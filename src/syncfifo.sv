==> flow/design.v <==
interface spi_if #(DWIDTH = 4) ();
	logic cs_n;
	logic sclk;
	logic [DWIDTH-1:0] dq_i;
	logic [DWIDTH-1:0] dq_o;
	logic [DWIDTH-1:0] dq_oen;
	modport master 
	(
		output cs_n,
		output sclk,
		input  dq_i,
		output dq_o,
		output dq_oen
	);
	modport slave
	(
		input  cs_n,
		input  sclk,
		output dq_i,
		input  dq_o,
		input  dq_oen
	);
endinterface
module syncfifo 
    #(
        parameter DATA_WIDTH = 32,
        parameter FIFO_DEPTH = 8,
        parameter FWFT_READ = 0		 
    )(
        input clk,
        input rst_n,
        input wr_en,
        input [DATA_WIDTH-1:0] din,
        output logic full = 1'b1,
        input rd_en,
        output logic [DATA_WIDTH-1:0] dout = {DATA_WIDTH{1'b0}},
        output logic empty = 1'b1
    );
	localparam ADDR_WIDTH = $clog2(FIFO_DEPTH);
	logic [ADDR_WIDTH:0] wptr = 0;
	wire [ADDR_WIDTH:0] wptr_next = wptr + (wr_en & ~full);
	logic [ADDR_WIDTH:0] rptr = 0;
	wire [ADDR_WIDTH:0] rptr_next = rptr + (rd_en & ~empty);
	always_ff @(posedge clk) begin : fifo_flag_op
		if (!rst_n) begin
			wptr <= {(ADDR_WIDTH+1){1'b0}};
			rptr <= {(ADDR_WIDTH+1){1'b0}};
			full <= 1'b1;
			empty <= 1'b1;
		end else begin
			wptr <= wptr_next;
			rptr <= rptr_next;
			full <= (wptr_next == {~rptr_next[ADDR_WIDTH], rptr_next[ADDR_WIDTH-1:0]});
			if (FWFT_READ == 0) begin
				empty <= (rptr_next == wptr_next);
			end else begin
				empty <= (rptr_next == wptr);
			end
		end
	end : fifo_flag_op
	logic [DATA_WIDTH-1:0] fifo_mem [0:FIFO_DEPTH-1];
	wire [ADDR_WIDTH-1:0] waddr, raddr;
	assign waddr = wptr[ADDR_WIDTH-1:0];
	assign raddr = (FWFT_READ == 0) ?
		rptr[ADDR_WIDTH-1:0] :
		rptr_next[ADDR_WIDTH-1:0];
	always_ff @(posedge clk) begin : fifo_wr_op
		if (wr_en & ~full)
			fifo_mem[waddr] <= din;
	    else
	        fifo_mem[waddr] <= fifo_mem[waddr];
    end : fifo_wr_op
    always_ff @(posedge clk) begin : fifo_rd_op
		if (!rst_n)
			dout <= {DATA_WIDTH{1'b0}};
		else if (FWFT_READ == 0) begin
			if (rd_en & ~empty)
				dout <= fifo_mem[raddr];
		end else begin
			dout <= fifo_mem[raddr];
		end
	end : fifo_rd_op
endmodule
# Reports on syncfifo
# Tool output for the design above, in the order of the flow.
# Lines are those of the file above, counted from 1.
# Operators carry their Yosys type and port widths (W data, S select, Z words).
# Cell names lack the library's common part.
# Not given: -
[setup]
design = "syncfifo"
clock_port = "clk"
lib = "sky130hd"
pvt_corner = "tt_025C_1v80"

# Word level
# Counts by Yosys on the flattened word-level netlist (proc, flatten, opt, wreduce; memories kept). Register bits leave out memories and registers merged into their read ports (data or address); mux counts leave out enables and synchronous resets folded into registers. Print and check cells are left out.
# Memory sizes are those after Yosys's memory passes, which may raise the word count (mostly to a power of two), join words into wider ones and drop unused or constant bits.
[word_totals]
ramBits = 256
elab_cells = 27
in_bits = 36
regBits = 10
memories = 1
output_inout_bits = 34
clocked_rd_ports_x_width = 32
[memory_table]
columns = ["memory", "size", "word_bits", "rd", "write_ports", "line", "source"]
rows = [
  ["fifo_mem", 8, 32, 1, 1, 61, "logic [DATA_WIDTH-1:0] fifo_mem [0:FIFO_DEPTH-1];"],
]
[op_classes]
reduce_logical = 2
bitwise = 10
muxes = 5
add_sub_neg = 2
equal = 3
[ops]
columns = ["op", "count"]
rows = [
  ["$mux W32", 3],
  ["$and A1 B4 Y4", 2],
  ["$not A1 Y4", 2],
  ["$add A4 B4 Y4", 2],
  ["$eq A4 B4 Y1", 2],
  ["$not A1 Y1", 3],
  ["$and A1 B1 Y1", 2],
  ["$reduce_and A2 Y1", 1],
  ["$mux W1", 2],
  ["$ne A1 B1 Y1 const B", 1],
  ["$or A1 B1 Y1", 1],
  ["$logic_not A1 Y1", 1],
]

# Logic depth
# Longest topological path by Yosys (ltp), each cell counted once; first at word level (registers and memories cut), then after technology mapping (sequential cells cut; the memories' decode and read muxes count).
[depth]
depth_word = 5
ABC_AREA = 0
ltp_mapped = 9
ltp_nobuf = 7

# Mapped cells and area
# Source: synth_stat.txt of the flow (Yosys; design flattened, memories mapped). It holds for the ABC_AREA given above (unset counts as 0); a run with the other value may have another netlist.
# The area totals of this step are shown rounded.
[by_type]
columns = ["type", "count"]
rows = [
  ["edfxtp_1", 256],
  ["mux4_1", 51],
  ["dfxtp_1", 42],
  ["mux2i_1", 39],
  ["o21ai_0", 35],
  ["a21oi_1", 32],
  ["mux4_2", 6],
  ["xor2_1", 8],
  ["buf_6", 5],
  ["a22oi_1", 7],
  ["clkbuf_1", 14],
  ["ha_1", 4],
  ["and2_1", 7],
  ["buf_12", 2],
  ["buf_2", 8],
  ["nor2b_1", 5],
  ["buf_8", 2],
  ["o21ai_1", 6],
]
# Other cell types: 8; their cells: 18.
[mapped]
stdcells = 547
synth_area_um2 = 11300
ffs = 298
seqArea_um2 = 8530

# Worst setup path after synthesis
# Path of least setup slack by OpenSTA after synthesis, without wires, with an ideal clock, recovery checks aside; 20% of the period is set as input and as output delay. Where synthesis merged equal registers, the netlist keeps one of their names.
[synth_path]
path_kind = "input-to-reg"
start = "input port wr_en"
end = "memory fifo_mem[0][0]"
in_delay_ns = 0.856
driving_pins = 3
delay_ns = 2.979
tclk_ns = 4.28
required_ns = 3.819
t_arrival_ns = 3.374
setup_time_ns = 0.461
n_path_buf = 0
path_slack_ns = 0.445
synth_period_reached_ns = 3.835
# "delay_ns" = arrival - input delay + setup time.
# "driving_pins" counts driving pins, that of a launching flip-flop among them; a cell with two outputs on the path counts twice.
# "synth_period_reached_ns" = period - worst setup slack (recovery checks aside). The figure is calculated, with input and output delays left at 20% of the set period.
# The rows between start and end are the longest chain of elaborated cells between them; the timing report does not say that the signal goes this way. Where chains are equally long, one stands for them.
# Each line given opens the expression or statement behind the cell; cells for indexed reads and writes are added by Yosys, which also makes memories of some case tables.
# The path ends at the enable pin of a flip-flop; only ways to that pin are counted.
[synth_between]
cell_sequence = "nor2b_1 -> nand2b_1 -> nor3_1"
elab_chain_cells = 4
cells_between = 6
[synth_lines]
columns = ["element", "line", "source"]
rows = [
  ["start, declared", 32, "input wr_en,"],
  ["$and A1 B1 Y1", 68, "if (wr_en & ~full)"],
  ["$ne A1 B1 Y1", "-", ""],
  ["$reduce_and A2 Y1", "-", ""],
  ["$or A1 B1 Y1", "-", ""],
  ["end, declared", 61, "logic [DATA_WIDTH-1:0] fifo_mem [0:FIFO_DEPTH-1];"],
]

# Path in the finished layout
# From the final timing report of flow run 1: the path of least setup slack in the routed layout; clock arrival at registers is part of the times.
[layout_path]
path_kind = "input-to-reg"
start = "input port wr_en"
end = "register empty"
required_ns = 3.23
t_arrival_ns = 2.38
in_delay_ns = 0.55
tclk_ns = 2.76
setup_time_ns = 0.07
driving_pins = 8
n_path_buf = 1
path_slack_ns = 0.85
# The rows between start and end are the longest chain of elaborated cells between them; the timing report does not say that the signal goes this way. Where chains are equally long, one stands for them.
# At most two assigning lines are given for a register; there are more.
[layout_between]
cell_sequence = "clkdlybuf4s50_1 -> nor2b_4 -> ha_1 -> ha_1 -> xor2_2 -> xor2_1 -> or3_4 -> o21ai_1"
elab_chain_cells = 3
cells_between = 3
[layout_lines]
columns = ["element", "line", "source"]
rows = [
  ["start, declared", 32, "input wr_en,"],
  ["$and A1 B4 Y4", 41, "wire [ADDR_WIDTH:0] wptr_next = wptr + (wr_en & ~full);"],
  ["$add A4 B4 Y4", 41, ""],
  ["$eq A4 B4 Y1", 55, "empty <= (rptr_next == wptr_next);"],
  ["end, assigned", 55, ""],
  ["end, assigned", 57, "empty <= (rptr_next == wptr);"],
  ["end, declared", 37, "output logic empty = 1'b1"],
]

FLOW RESULTS
============

Top module syncfifo; platform sky130hd; tools Yosys and OpenROAD; 2 stored runs in no particular order. Input and output delays are each 20% of the period that was set; the output load is 0.01 pF.
"period_less_ws_ns": clock period set for the run, less the worst setup slack. It is reckoned from that one timing run; input and output delays stay at 20% of the period that was set.
"worst_path_ns" = time allowed to the worst setup path (clock period - input delay - output delay, where it has them) - its slack; a late launch clock adds to it, a late capture clock takes from it.
By "design_power_mw" is meant OpenSTA's value without simulated activity: inputs other than the clock are taken to toggle once in ten clock periods, and the tool carries that through the logic.
Measured values are rounded.

# flow run 1
==> flow/run.sh <==
#!/bin/bash
# the make line also repeats the synthesis and layout settings of config.mk as NAME=value (left out here)
make -C /OpenROAD-flow-scripts/flow DESIGN_CONFIG=/design/flow/config.mk WORK_HOME=/design/flow/orfs CLKGATE_MAP_FILE= finish
==> flow/config.mk <==
export PLATFORM = sky130hd
export DESIGN_NAME = syncfifo
export DESIGN_NICKNAME = syncfifo
export VERILOG_FILES = /design/flow/design.v
export SDC_FILE = /design/flow/constraint.sdc
export NUM_CORES = 4
export LEC_CHECK = 0
export CAP_MARGIN = 30
export CELL_PAD_IN_SITES_DETAIL_PLACEMENT = 1
export CORE_MARGIN = 10
export CORE_UTILIZATION = 48
export CTS_CLUSTER_SIZE = 24
export GPL_TIMING_DRIVEN = 0
export SETUP_SLACK_MARGIN = 0.81
export SLEW_MARGIN = 20
==> flow/constraint.sdc <==
create_clock -name core_clock -period 2.76 [get_ports {clk}]
set_input_delay 0.5520 -clock core_clock [delete_from_list [all_inputs] [get_ports {clk}]]
set_output_delay 0.5520 -clock core_clock [all_outputs]
set_load 0.01 [all_outputs]

==> flow run 1: results <==
worst_hold_slack_ns=0.554
setupTns_ns=0.000
cell_area_final_um2=14100
period_less_ws_ns=1.914
ys_area_um2=11300
fin_util_frac=0.605
design_power_mw=10.1
worst_path_ns=1.36
path_kind="input-to-reg"
die_area_um2=30100
worstSetupSlack_ns=0.846

# flow run 2
==> flow/run.sh <==
#!/bin/bash
# the make line also repeats the synthesis and layout settings of config.mk as NAME=value (left out here)
make -C /OpenROAD-flow-scripts/flow DESIGN_CONFIG=/design/flow/config.mk WORK_HOME=/design/flow/orfs CLKGATE_MAP_FILE= finish
==> flow/config.mk <==
export PLATFORM = sky130hd
export DESIGN_NAME = syncfifo
export DESIGN_NICKNAME = syncfifo
export VERILOG_FILES = /design/flow/design.v
export SDC_FILE = /design/flow/constraint.sdc
export NUM_CORES = 4
export LEC_CHECK = 0
export CAP_MARGIN = 20
export CELL_PAD_IN_SITES_DETAIL_PLACEMENT = 2
export CORE_MARGIN = 2
export CORE_UTILIZATION = 16
export MAX_ROUTING_LAYER = met5
export MIN_ROUTING_LAYER = met2
export PLACE_DENSITY_LB_ADDON = 0.16
export SLEW_MARGIN = 20
export TNS_END_PERCENT = 100
==> flow/constraint.sdc <==
create_clock -name core_clock -period 7.05 [get_ports {clk}]
set_input_delay 1.4100 -clock core_clock [delete_from_list [all_inputs] [get_ports {clk}]]
set_output_delay 1.4100 -clock core_clock [all_outputs]
set_load 0.01 [all_outputs]

==> flow run 2: results <==
worst_hold_slack_ns=0.554
setupTns_ns=0.000
cell_area_final_um2=14200
period_less_ws_ns=3.490
ys_area_um2=11300
fin_util_frac=0.203
design_power_mw=4.10
worst_path_ns=2.08
path_kind="input-to-reg"
die_area_um2=72900
worstSetupSlack_ns=3.56
